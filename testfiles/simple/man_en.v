==> flow/design.v <==
`timescale 1ns/1ps
module sample(
    input                                         I_sys_clk                     , 
    input                                         I_rst_n                       , 
    input                                         I_CCDL_IN                     , 
    output reg           [31:00]                  O_sample_data                 , 
    output reg                                    O_sample_valid                 
);
    localparam           C_MAX_5M_CNT             = 6'd6                        ; 
    localparam           C_JUDGE_ONE              = 4'd2                        ;
    localparam           C_JUDGE_ZERO             = 4'd1                        ;
    reg                  [01:00]                  S_data_d                      ; 
    wire                                          S_pos_data                    ; 
    wire                                          S_neg_data                    ; 
    reg                                           S_frame_front_high            ; 
    reg                                           S_work_enable                 ; 
    reg                  [05:00]                  S_cnt_frame                   ; 
    reg                  [03:00]                  S_cnt_5m                      ; 
    reg                  [03:00]                  S_data_sum                    ; 
    reg                  [01:00]                  S_data_sample                 ; 
    reg                  [05:00]                  S_cnt_bit                     ; 
    reg                  [33:00]                  S_reg_dout                    ; 
    reg                                           S_end_dly                     ; 
    always @(posedge I_sys_clk or negedge I_rst_n)begin
        if(!I_rst_n)begin
            S_data_d <= 2'b00;
        end
    else begin
            S_data_d <= {S_data_d[0],I_CCDL_IN};
        end
    end
    assign          S_pos_data                    = S_data_d == 2'b01;
    assign          S_neg_data                    = S_data_d == 2'b10;
    always @(posedge I_sys_clk or negedge I_rst_n)begin
        if(!I_rst_n)begin
            S_work_enable <= 1'b0;
        end
        else if(S_cnt_bit == 6'd16 && (S_cnt_5m == (C_MAX_5M_CNT  - 1)))begin
            S_work_enable <= 1'b0;
        end
          else if(S_frame_front_high == 1'b1 && (S_cnt_frame == 6'd7))begin 
            S_work_enable <= 1'b1;
        end
    end
    always @(posedge I_sys_clk or negedge I_rst_n)begin
        if(!I_rst_n)begin
            S_frame_front_high <= 1'b0;
        end
        else if(S_work_enable == 1'b0 && S_pos_data == 1'b1)begin    
            S_frame_front_high <= 1'b1;
        end
        else if(S_frame_front_high == 1'b1 && (S_cnt_frame == 6'd7))begin
            S_frame_front_high <= 1'b0;
        end
    end
    always @(posedge I_sys_clk or negedge I_rst_n)begin
        if(!I_rst_n)begin
            S_cnt_frame <= 6'd0;
        end
        else if(S_frame_front_high == 1'b1)begin
            S_cnt_frame <= S_cnt_frame + 6'd1;
        end
        else begin
            S_cnt_frame <= 6'd0;
        end
    end
    always @(posedge I_sys_clk or negedge I_rst_n)begin
        if(!I_rst_n)begin
            S_cnt_5m <= 4'd0;
        end
        else if(S_work_enable == 1'b1)begin
            if(S_cnt_5m == ((C_MAX_5M_CNT - 1)))begin
                S_cnt_5m <= 4'd0;
            end
            else begin
                S_cnt_5m <= S_cnt_5m + 4'd1;
            end
        end
        else begin
            S_cnt_5m <= 4'd0;
        end
    end
    always @(posedge I_sys_clk or negedge I_rst_n)begin
        if(!I_rst_n)begin
            S_data_sum <= 4'd0;
        end
        else if(S_work_enable == 1'b1)begin                          
            if(S_cnt_5m == ((C_MAX_5M_CNT - 2)))begin                
                S_data_sum <= 4'd0;
            end
            else if((S_data_d[0] == 1'b1) && (S_cnt_5m < 3))begin
                S_data_sum <= S_data_sum + 4'd1;
            end
        end
        else begin
            S_data_sum <= 4'd0;
        end
    end
    always @(posedge I_sys_clk or negedge I_rst_n)begin
        if(!I_rst_n)begin
            S_data_sample <= 2'b0;
        end
        else if(S_work_enable == 1'b0 && S_pos_data == 1'b1)begin    
            S_data_sample <= 2'b0;
        end
        else if(S_work_enable == 1'b1 && (S_cnt_5m == ((C_MAX_5M_CNT - 2))))begin
            if(S_data_sum >= C_JUDGE_ONE)begin                       
                S_data_sample <= 2'b10;
            end
            else if(S_data_sum <= C_JUDGE_ZERO)begin
                S_data_sample <= 2'b01;
            end
        end
    end
    always @(posedge I_sys_clk or negedge I_rst_n)begin
        if(!I_rst_n)begin
            S_cnt_bit <= 6'd0;
        end
        else if(S_work_enable == 1'b0)begin
            S_cnt_bit <= 6'd0;
        end
        else if(S_work_enable == 1'b1 && (S_cnt_5m == ((C_MAX_5M_CNT - 1))))begin
            if(S_cnt_bit == 6'd16)begin
                S_cnt_bit <= 6'd0;
            end
            else begin
                S_cnt_bit <= S_cnt_bit + 6'd1;
            end
        end
    end
    always @(posedge I_sys_clk or negedge I_rst_n)begin
        if(!I_rst_n)begin
            S_reg_dout <= 32'd0;
        end
        else if(S_cnt_5m == C_MAX_5M_CNT - 1)begin
            S_reg_dout[(S_cnt_bit << 1)+1-:2] <= {S_data_sample[0],S_data_sample[1]};
        end
    end
    always @(posedge I_sys_clk or negedge I_rst_n)begin
        if(!I_rst_n)begin
            S_end_dly <= 1'b0;
        end
        else begin
            S_end_dly <= ((S_cnt_bit == 6'd16) && (S_cnt_5m == C_MAX_5M_CNT-1));
        end
    end
    always @(posedge I_sys_clk or negedge I_rst_n)begin
        if(!I_rst_n)begin
            O_sample_data <= 32'd0;
        end
        else if(S_end_dly)begin
            O_sample_data <= S_reg_dout[31:00];
        end
    end
    always @(posedge I_sys_clk or negedge I_rst_n)begin
        if(!I_rst_n)begin
            O_sample_valid <= 1'b0;
            end
        else if(S_end_dly)begin
            O_sample_valid <= 1'b1;
        end
        else begin
            O_sample_valid <= 1'b0;
        end
    end
endmodule                                                            
# From RTL to reports: sample
# The steps from the RTL of sample to its reports follow in flow order.
# Lines are those of the file above, counted from 1.
# Cell names lack the library's common part.
# The mark - stands for no value.
# inputs
top_module	sample
clock_port	I_sys_clk
cell_library	sky130hd
corner	tt_025C_1v80

# Word-level counts
# Source: Yosys, flattened and elaborated, memories not mapped. Widths are those after wreduce. Registers that Yosys merges into a memory's read port (data or address) are not register bits. Print and check cells do not count. Equal cells are merged and count once.
# word_totals
regBits	94
input_bits	3
out_inout_bits	33
elab_cells	65
# classes
addsub	8
compare	3
equal	7
n_shift	2
n_mux	18
logic	4
reduce_logical	11
# ops
cell	n
2-bit by 33-bit variable shift with 34-bit output	1
2-bit by 33-bit variable shift with 34-bit output (first input constant)	1
34-bit bitwise AND	1
34-bit bitwise OR	1
34-bit NOT	1
32-bit negation with 33-bit output	1
6-bit two-way mux	4
4-bit two-way mux	5
6-bit by 1-bit adder with 6-bit output (second input constant)	2
9-bit by 2-bit subtractor with 10-bit output (second input constant)	1
8-bit by 1-bit adder with 9-bit output (second input constant)	1
4-bit by 1-bit adder with 4-bit output (second input constant)	2
4-bit by 3-bit equality test with 1-bit output (second input constant)	2
7-bit by 1-bit adder with 8-bit output (second input constant)	1
2-bit two-way mux	4
1-bit logical AND	6
2-bit nonzero test	3
6-bit by 3-bit equality test with 1-bit output (second input constant)	1
6-bit by 5-bit equality test with 1-bit output (second input constant)	1
1-bit two-way mux	5
4-bit by 1-bit <= comparator with 1-bit output (second input constant)	1
4-bit by 2-bit >= comparator with 1-bit output (second input constant)	1
4-bit by 2-bit less-than comparator with 1-bit output (second input constant)	1
3-bit by 1-bit inequality test with 1-bit output (second input constant)	1
3-bit nonzero test	1
2-bit by 1-bit equality test with 1-bit output (second input constant)	1
2-bit by 1-bit inequality test with 1-bit output (second input constant)	1
2-bit AND reduction	1
1-bit NOT	1

# Longest topological paths
# Yosys ltp: most cells in a row. Word level: on the elaborated netlist, between registers, memories and ports. Mapped: between sequential cells and ports; inverters and the memories' decode and read muxes count.
# depth
ltp_word	8
ABC_AREA	0
ltp_mapped	8
mapped_depth_nobuf	7

# After synthesis
# The flow's flattened synthesis, as Yosys stat reports it; memories are mapped. The netlist is that of the ABC_AREA named above (0 if unset); the other value can give another one.
# synth_totals
cells	309
mapped_area_um2	3998.8
ff_cells	92
n_buf	13
# by_type
type	n
dfrtp_1	92
mux2_2	62
ha_1	8
nor4_1	11
nand3_1	13
nor2_1	17
xnor2_1	6
xor2_1	6
nand2_1	13
a21oi_1	7
o21ai_0	7
inv_1	9
mux2_4	2
buf_2	5
buf_6	2
nor3_1	4
nand2b_1	3
or3_1	3
# Other cell types: 31; their cells: 39.

# Timing after synthesis
# OpenSTA on the mapped netlist: ideal clock, no wires. The path of least setup slack (recovery checks aside). Input and output delay are each 20% of the period. Register names are those of the netlist, which keeps one name where synthesis merged equal registers.
# synth_timing
path_type	reg-to-reg
startpoint	reg S_cnt_bit[0]
endpoint	reg S_reg_dout[26]
tclk_ps	2340
launch_ps	0
arrival_time_ps	2083
setup_slack_ps	132
path_delay_ps	2208
path_stages	8
synth_period_reached_ps	2208
# "path_delay_ps" is the arrival time less input delay plus setup time.
# "path_stages" counts driving pins, that of a launching flip-flop among them; a cell with two outputs on the path counts twice.
# "synth_period_reached_ps" is the clock period less the worst setup slack; recovery checks do not enter. This is arithmetic on one report: input and output delays are still those of the set period (20% each).
# The rows between start and end are the longest chain of elaborated cells between them; the timing report does not say that the signal goes this way. Where chains are equally long, one stands for them.
# A line is the first line of the expression or statement that the cell stems from. Yosys adds cells for indexed reads and writes and turns some case tables into memories.
# At most two assigning lines are given for a register; there are more.
# Where a signal picks the word or bit written, the line may be left out of the assigning lines.
# synth_between
path_cell_list	dfrtp_1 > buf_6 > or3_1 > nor3_1 > ha_1 > nand2_1 > nor4_1 > mux2_2
elab_chain_len	8
cone_cells	9
lines_between	1
classes_between	add/sub (4); shift (2); logic (3)
# synth_rtl
element	line	source
start: declaration	21	reg                  [05:00]                  S_cnt_bit                     ;
start: assignment	117	S_cnt_bit <= 6'd0;
start: assignment	127	S_cnt_bit <= S_cnt_bit + 6'd1;
7-bit by 1-bit adder with 8-bit output	136	S_reg_dout[(S_cnt_bit << 1)+1-:2] <= {S_data_sample[0],S_data_sample[1]};
8-bit by 1-bit adder with 9-bit output	136
9-bit by 2-bit subtractor with 10-bit output	136
32-bit negation with 33-bit output	136
2-bit by 33-bit variable shift with 34-bit output	136
34-bit NOT	136
34-bit bitwise AND	136
34-bit bitwise OR	136
end: assignment	133	S_reg_dout <= 32'd0;
end: declaration	22	reg                  [33:00]                  S_reg_dout                    ;

# Timing after layout
# From the final timing report of flow run 1: the path of least setup slack in the routed layout; clock arrival at registers is part of the times.
# The path's times are printed in steps of 10 ps; the period is the one set.
# layout_timing
path_type	reg-to-reg
startpoint	reg S_cnt_bit[0]
endpoint	reg S_reg_dout[4]
tclk_ps	2260
launch_ps	330
arrival_time_ps	2450
setup_slack_ps	30
path_stages	7
# The rows between start and end are the longest chain of elaborated cells between them; the timing report does not say that the signal goes this way. Where chains are equally long, one stands for them.
# At most two assigning lines are given for a register; there are more.
# Where a signal picks the word or bit written, the line may be left out of the assigning lines.
# layout_between
path_cell_list	dfrtp_1 > or3_4 > nor3_4 > ha_4 > nand4_1 > or3_4 > mux2_4
elab_chain_len	8
cone_cells	9
lines_between	1
classes_between	add/sub (4); shift (2); logic (3)
# layout_rtl
element	line	source
start: declaration	21	reg                  [05:00]                  S_cnt_bit                     ;
start: assignment	117	S_cnt_bit <= 6'd0;
start: assignment	127	S_cnt_bit <= S_cnt_bit + 6'd1;
7-bit by 1-bit adder with 8-bit output	136	S_reg_dout[(S_cnt_bit << 1)+1-:2] <= {S_data_sample[0],S_data_sample[1]};
8-bit by 1-bit adder with 9-bit output	136
9-bit by 2-bit subtractor with 10-bit output	136
32-bit negation with 33-bit output	136
2-bit by 33-bit variable shift with 34-bit output	136
34-bit NOT	136
34-bit bitwise AND	136
34-bit bitwise OR	136
end: assignment	133	S_reg_dout <= 32'd0;
end: declaration	22	reg                  [33:00]                  S_reg_dout                    ;

# Measured data: module sample, platform sky130hd, 2 stored runs of the flow under differing settings, order arbitrary. Input and output delays are each 20% of the period that was set; the output load is 0.01 pF.
# "worst_path_time_ps" is the time allowed to the run's worst setup path (the clock period less input and output delay, where it has them) less its slack. Clock arrival times count: a late capture clock shortens it, a late launch clock lengthens it.
# "worst_path_time_ps" is known to 10 ps.
# Settings: n/a = not set for that run.
setting or result,flow run 1,flow run 2
period_ns,2.26,1.41
CORE_UTILIZATION,31,59
CAP_MARGIN,20,20
CORE_MARGIN,2,2
SLEW_MARGIN,20,20
PLACE_DENSITY_LB_ADDON,n/a,0.11
CORE_ASPECT_RATIO,n/a,0.93
CELL_PAD_IN_SITES_GLOBAL_PLACEMENT,n/a,0
GPL_TIMING_DRIVEN,n/a,1
CTS_CLUSTER_SIZE,n/a,54
MIN_ROUTING_LAYER,n/a,met2
setup_tns_ps,0,-32867
dieArea_um2,13823.9,7452.6
synthesis_area_um2,3998.8,3998.8
ws_setup_ps,28,-1034
utilization_pct,40.3,87.5
worst_path_time_ps,2230,2440
worst_setup_path_type,reg-to-reg,reg-to-reg
